==> flow/design.v <==
parameter IDLE  = 3'h0;
parameter START = 3'h1;
parameter BUSY  = 3'h2;
parameter STOP  = 3'h3;
parameter RATE = 115200;
parameter FREQ = 125000000; 
parameter N_CYC = FREQ/RATE;
parameter D_WIDTH = 8;
parameter CNT_WIDTH = 11;  
module uart_top (
    input wire clk,
    input wire rst,
    input wire  uart_din,
    output wire uart_dout,
    output reg [3:0]ld 
);
wire [D_WIDTH-1:0]rx_din_data;
wire [D_WIDTH-1:0]tx_dout_data;
wire rx_busy;
wire [1:0]rx_state;
wire tx_en;
uart_rx rx(
    .clk(clk),
    .rst(rst),
    .rec_din(uart_din),
    .rec_dout(rx_din_data),
    .busy(rx_busy),
    .state_o(rx_state),
    .cnt_o()
);
assign tx_dout_data = {rx_din_data[0],rx_din_data[1],rx_din_data[2],rx_din_data[3],rx_din_data[4],rx_din_data[5],rx_din_data[6],rx_din_data[7]};
assign tx_en = (rx_state == STOP)?1'b1:1'b0;
uart_tx tx(
    .clk(clk),
    .rst(rst),
    .en(tx_en),
    .send_din(tx_dout_data),
    .send_dout(uart_dout),
    .busy()
);
endmodule
module uart_tx (
    input wire clk,
    input wire rst,
    input wire en,
    input wire [D_WIDTH-1:0] send_din,
    output wire send_dout,
    output wire busy
);
reg [1:0]r_state = IDLE;
reg [CNT_WIDTH-1:0]r_cnt = 0;
reg [3:0]r_bit_cnt = 0;
reg r_send_dout = 1;
reg [D_WIDTH-1:0]r_send_din;
assign send_dout = r_send_dout;
assign busy = r_state[0]|r_state[1];
always@(posedge clk)begin
    if(en && r_state == IDLE)begin
        r_state <= START;
    end
    else if (r_state == START) begin
        r_send_dout <= 0;
        r_send_din <= send_din;
        if(r_cnt < N_CYC-1)begin
            r_cnt <= r_cnt + 1;
        end
        else if (r_cnt == N_CYC-1) begin
            r_cnt <= 0;
            r_state <= BUSY;
        end        
    end
    else if (r_state == BUSY) begin
        if(r_cnt < N_CYC-1)begin
            r_cnt <= r_cnt + 1;
            if (r_cnt == 0) begin
                r_send_dout <= r_send_din[r_bit_cnt];
            end
        end
        else if(r_cnt == N_CYC-1)begin
            r_cnt <= 0;
            r_bit_cnt <= r_bit_cnt+1;
            if(r_bit_cnt == D_WIDTH-1)begin
               r_bit_cnt <= 0;
               r_state <= STOP;
            end
        end
    end
    else if (r_state == STOP) begin
        r_send_dout <= 1;
        if(r_cnt < N_CYC-1)begin
            r_cnt <= r_cnt + 1;
        end
        else if(r_cnt == N_CYC-1)begin
            r_cnt <= 0;
            r_state <= IDLE;
        end
    end    
end
endmodule
module uart_rx (
    input wire clk,
    input wire rst,
    input wire  rec_din,
    output reg[D_WIDTH-1:0] rec_dout,
    output wire busy,
    output wire [1:0] state_o,
    output wire [CNT_WIDTH-1:0]cnt_o
);
reg [1:0]r_din;
reg [1:0]r_state = IDLE;
reg [CNT_WIDTH-1:0]r_cnt = 0;
reg [3:0]r_bit_cnt = 0;
assign state_o = r_state;
assign cnt_o = r_cnt; 
assign busy = r_state[0]|r_state[1];
always@(posedge clk)begin
    r_din <= {r_din[0],rec_din};
    if (r_din[1] == 1'b1 && r_din[0] == 1'b0 && r_state == IDLE) begin
        r_state <= START;
    end
    else if (r_state == START) begin
        if(r_cnt < N_CYC-1)begin
            r_cnt <= r_cnt + 1;
        end
        else if (r_cnt == N_CYC-1) begin
            r_cnt <= 0;
            r_state <= BUSY;
        end
    end
    else if (r_state == BUSY) begin
        if(r_cnt < N_CYC-1)begin
            r_cnt <= r_cnt + 1;
            if (r_cnt == N_CYC/2) begin
                rec_dout <= {rec_dout[6:0],rec_din};
            end
        end
        else if(r_cnt == N_CYC-1)begin
            r_cnt <= 0;
            r_bit_cnt <= r_bit_cnt+1;
            if(r_bit_cnt == D_WIDTH-1)begin
               r_bit_cnt <= 0;
               r_state <= STOP;
            end
        end
    end
    else if (r_state == STOP) begin
        if(r_cnt < N_CYC-1)begin
            r_cnt <= r_cnt + 1;
        end
        else if(r_cnt == N_CYC-1)begin
            r_cnt <= 0;
            r_state <= IDLE;
        end
    end
end
endmodule
# Tool chain data of uart_top
# Tool output for the design above, in the order of the flow.
# Lines are those of the file above, counted from 1.
# Operators: Yosys type, input widths -> output width; for muxes data width and select width s.
# Library cell names are shortened.
# Not given: --
# design
top_module,uart_top
clk_port,clk
lib,sky130hd
pvt_corner,tt_025C_1v80

# Word-level counts
# Source: Yosys, flattened and elaborated, memories not mapped. Widths are those after wreduce. Registers that Yosys merges into a memory's read port (data or address) are not register bits. Print and check cells do not count. Equal cells are merged and count once.
# classes
mux,35
logic,7
n_addsub,4
reduce_and_logical,17
n_shift,1
n_eq,15
cmp,2
# ops
operator,count
$mux 11,10
$mux 2,20
$add 11x1->11 const B,2
$lt 11x11->1 const B,2
$eq 11x11->1 const B,2
$reduce_and 5->1,3
$reduce_and 4->1,3
$eq 11x10->1 const B,1
$logic_not 11->1,1
$ne 3x2->1 const B,3
$eq 2x2->1 const B,4
$add 4x1->4 const B,2
$eq 4x3->1 const B,2
$shiftx 8x4->1,1
$not 1->1,7
$reduce_and 2->1,3
$reduce_bool 3->1,2
$mux 1,5
$eq 2x1->1 const B,2
$logic_not 2->1,2
$logic_and 1x1->1,3
$ne 3x1->1 const B,1
# bits
inputBits,3
elab_cells,91
out_inout_bits,5
ff_bits,53

# Logic depth
# Yosys ltp: most cells in a row. Word level: on the elaborated netlist, between registers, memories and ports. Mapped: between sequential cells and ports; inverters and the memories' decode and read muxes count.
# depth
word_depth,6
ABC_AREA,1
depth_mapped,9
mapped_depth_nobuf,9

# Mapped cells and area
# Yosys stat after the flow's synthesis: flattened, memories mapped to cells. It holds for the ABC_AREA given above (unset counts as 0); a run with the other value may have another netlist.
# synth_totals
yosys_area_um2,2870.3
ffs,53
seqArea_um2,1531.5
stdcells,295
n_buf,6
# by_type
cell_type,count,type_area_um2
edfxtp_1,47,1.41E+03
ha_1,19,237.728
nand2_1,50,187.68
nor2_1,41,153.898
inv_1,38,142.637
dfxtp_1,6,120.115
nand3_1,23,115.11
xor2_1,6,52.55
nand4_1,8,50.048
nor3b_2,4,50.048
a21oi_1,8,40.038
nor3_2,4,40.038
buf_4,4,30.029
nand3_2,3,30.029
nor2_2,4,25.024
nor3_1,5,25.024
buf_6,2,22.522
inv_2,5,18.768
# Not listed: further types 11, cells in them 18.

# Timing after synthesis
# OpenSTA on the mapped netlist: ideal clock, no wires. The path of least setup slack (recovery checks aside). Input and output delay are each 20% of the period. Register names are those of the netlist, which keeps one name where synthesis merged equal registers.
# synth_path
path_kind,reg-to-reg
from,reg rx.r_cnt[9]
to,reg rx.r_cnt[0]
t_first_pin_ps,0
required_time_ps,3013
setup_time_ps,397
delay_ps,2137
slack_ps,1274
t_arrival_ps,1740
tclk_ps,3410
driving_pins,6
period_less_setup_slack_ps,2136
# "delay_ps" = arrival - input delay + setup time.
# "driving_pins": output pins that drive a net of the path, with the launching flip-flop's if there is one; two outputs of one cell count as two.
# "period_less_setup_slack_ps" = period - worst setup slack (recovery checks aside). The figure is calculated, with input and output delays left at 20% of the set period.
# Between the ends stands the longest chain of elaborated cells between them, by number of cells; it is not shown to be the way that was timed. Of several equally long chains one is given.
# Each line given opens the expression or statement behind the cell; cells for indexed reads and writes are added by Yosys, which also makes memories of some case tables.
# A register here has more assigning lines than the two given.
# synth_via
cell_sequence,edfxtp_1 -> inv_1 -> nand2_1 -> nor2_1 -> nand3_1 -> a211oi_1
elab_chain_cells,6
cone_cells,7
# synth_rtl
item,line,rtl
start: declaration,111,reg [CNT_WIDTH-1:0]r_cnt = 0;
start: assignment,123,r_cnt <= r_cnt + 1;
start: assignment,132,r_cnt <= r_cnt + 1;
$eq 11x11->1,150,else if(r_cnt == N_CYC-1)begin
$mux 11,150,
$mux 11,147,if(r_cnt < N_CYC-1)begin
$mux 11,146,else if (r_state == STOP) begin
$mux 11,130,else if (r_state == BUSY) begin
$mux 11,121,else if (r_state == START) begin
end: assignment,123,
end: assignment,132,
end: declaration,111,

# Worst path after layout
# Path of least setup slack in the final report of run A (OpenROAD, finished layout, wires in). Where an end is a register, its clock arrival counts in the times.
# The path's times are printed in steps of 10 ps; the period is the one set.
# layout_path
path_kind,reg-to-reg
from,reg tx.r_cnt[8]
to,reg tx.r_cnt[2]
tclk_ps,1720
required_time_ps,1730
t_first_pin_ps,300
setup_time_ps,290
t_arrival_ps,1680
driving_pins,7
slack_ps,40
# Between the ends stands the longest chain of elaborated cells between them, by number of cells; it is not shown to be the way that was timed. Of several equally long chains one is given.
# A register here has more assigning lines than the two given.
# layout_via
cell_sequence,edfxtp_1 -> nor2_2 -> nand3_1 -> nor2_1 -> nand4_1 -> a21oi_1 -> buf_4
elab_chain_cells,6
cone_cells,7
# layout_rtl
item,line,rtl
start: declaration,51,reg [CNT_WIDTH-1:0]r_cnt = 0;
start: assignment,65,r_cnt <= r_cnt + 1;
start: assignment,74,r_cnt <= r_cnt + 1;
$eq 11x11->1,93,else if(r_cnt == N_CYC-1)begin
$mux 11,93,
$mux 11,90,if(r_cnt < N_CYC-1)begin
$mux 11,88,else if (r_state == STOP) begin
$mux 11,72,else if (r_state == BUSY) begin
$mux 11,61,else if (r_state == START) begin
end: assignment,65,
end: assignment,74,
end: declaration,51,

# 2 stored runs of uart_top in the flow (synthesis by Yosys, layout by OpenROAD, sky130hd cells), in arbitrary order. Constraints: input delay and output delay 20% of the set period each, output load 0.01 pF.
# "period_reached_ps" = clock period - worst setup slack. The figure is calculated, with input and output delays left at 20% of the set period.
# "worst_setup_path_time_ps" is the time allowed to the run's worst setup path (the clock period less input and output delay, where it has them) less its slack. Clock arrival times count: a late capture clock shortens it, a late launch clock lengthens it.
# By "final_power_uw" is meant OpenSTA's value without simulated activity: inputs other than the clock are taken to toggle once in ten clock periods, and the tool carries that through the logic.
# "worst_setup_path_time_ps" is known to 10 ps.
# A setting shown as -- is not set for that run.
run,period_ns,CORE_UTILIZATION,SETUP_SLACK_MARGIN,PLACE_DENSITY_LB_ADDON,CORE_MARGIN,CELL_PAD_IN_SITES_DETAIL_PLACEMENT,TNS_END_PERCENT,ABC_AREA,CAP_MARGIN,SLEW_MARGIN,MIN_ROUTING_LAYER,MAX_ROUTING_LAYER,GPL_ROUTABILITY_DRIVEN,CTS_CLUSTER_SIZE,hold_worst_slack_ps,setupTns_ps,setup_ws_ps,period_reached_ps,final_power_uw,die_area_um2,synthesis_area_um2,finalCellArea_um2,utilization_pct,worst_setup_path_time_ps,worst_path_kind
run A,1.72,25,-0.07,0.1,10,1,25,1,20,20,met1,met5,--,--,364,0,42,1678,2472,16167.1,2870.3,3422.0,30.2,1680,reg-to-reg
run B,2.58,29,--,0.1,7,2,65,1,20,20,--,--,1,20,364,0,687,1893,1432,12878.8,2870.3,3143.0,32.5,1890,reg-to-reg
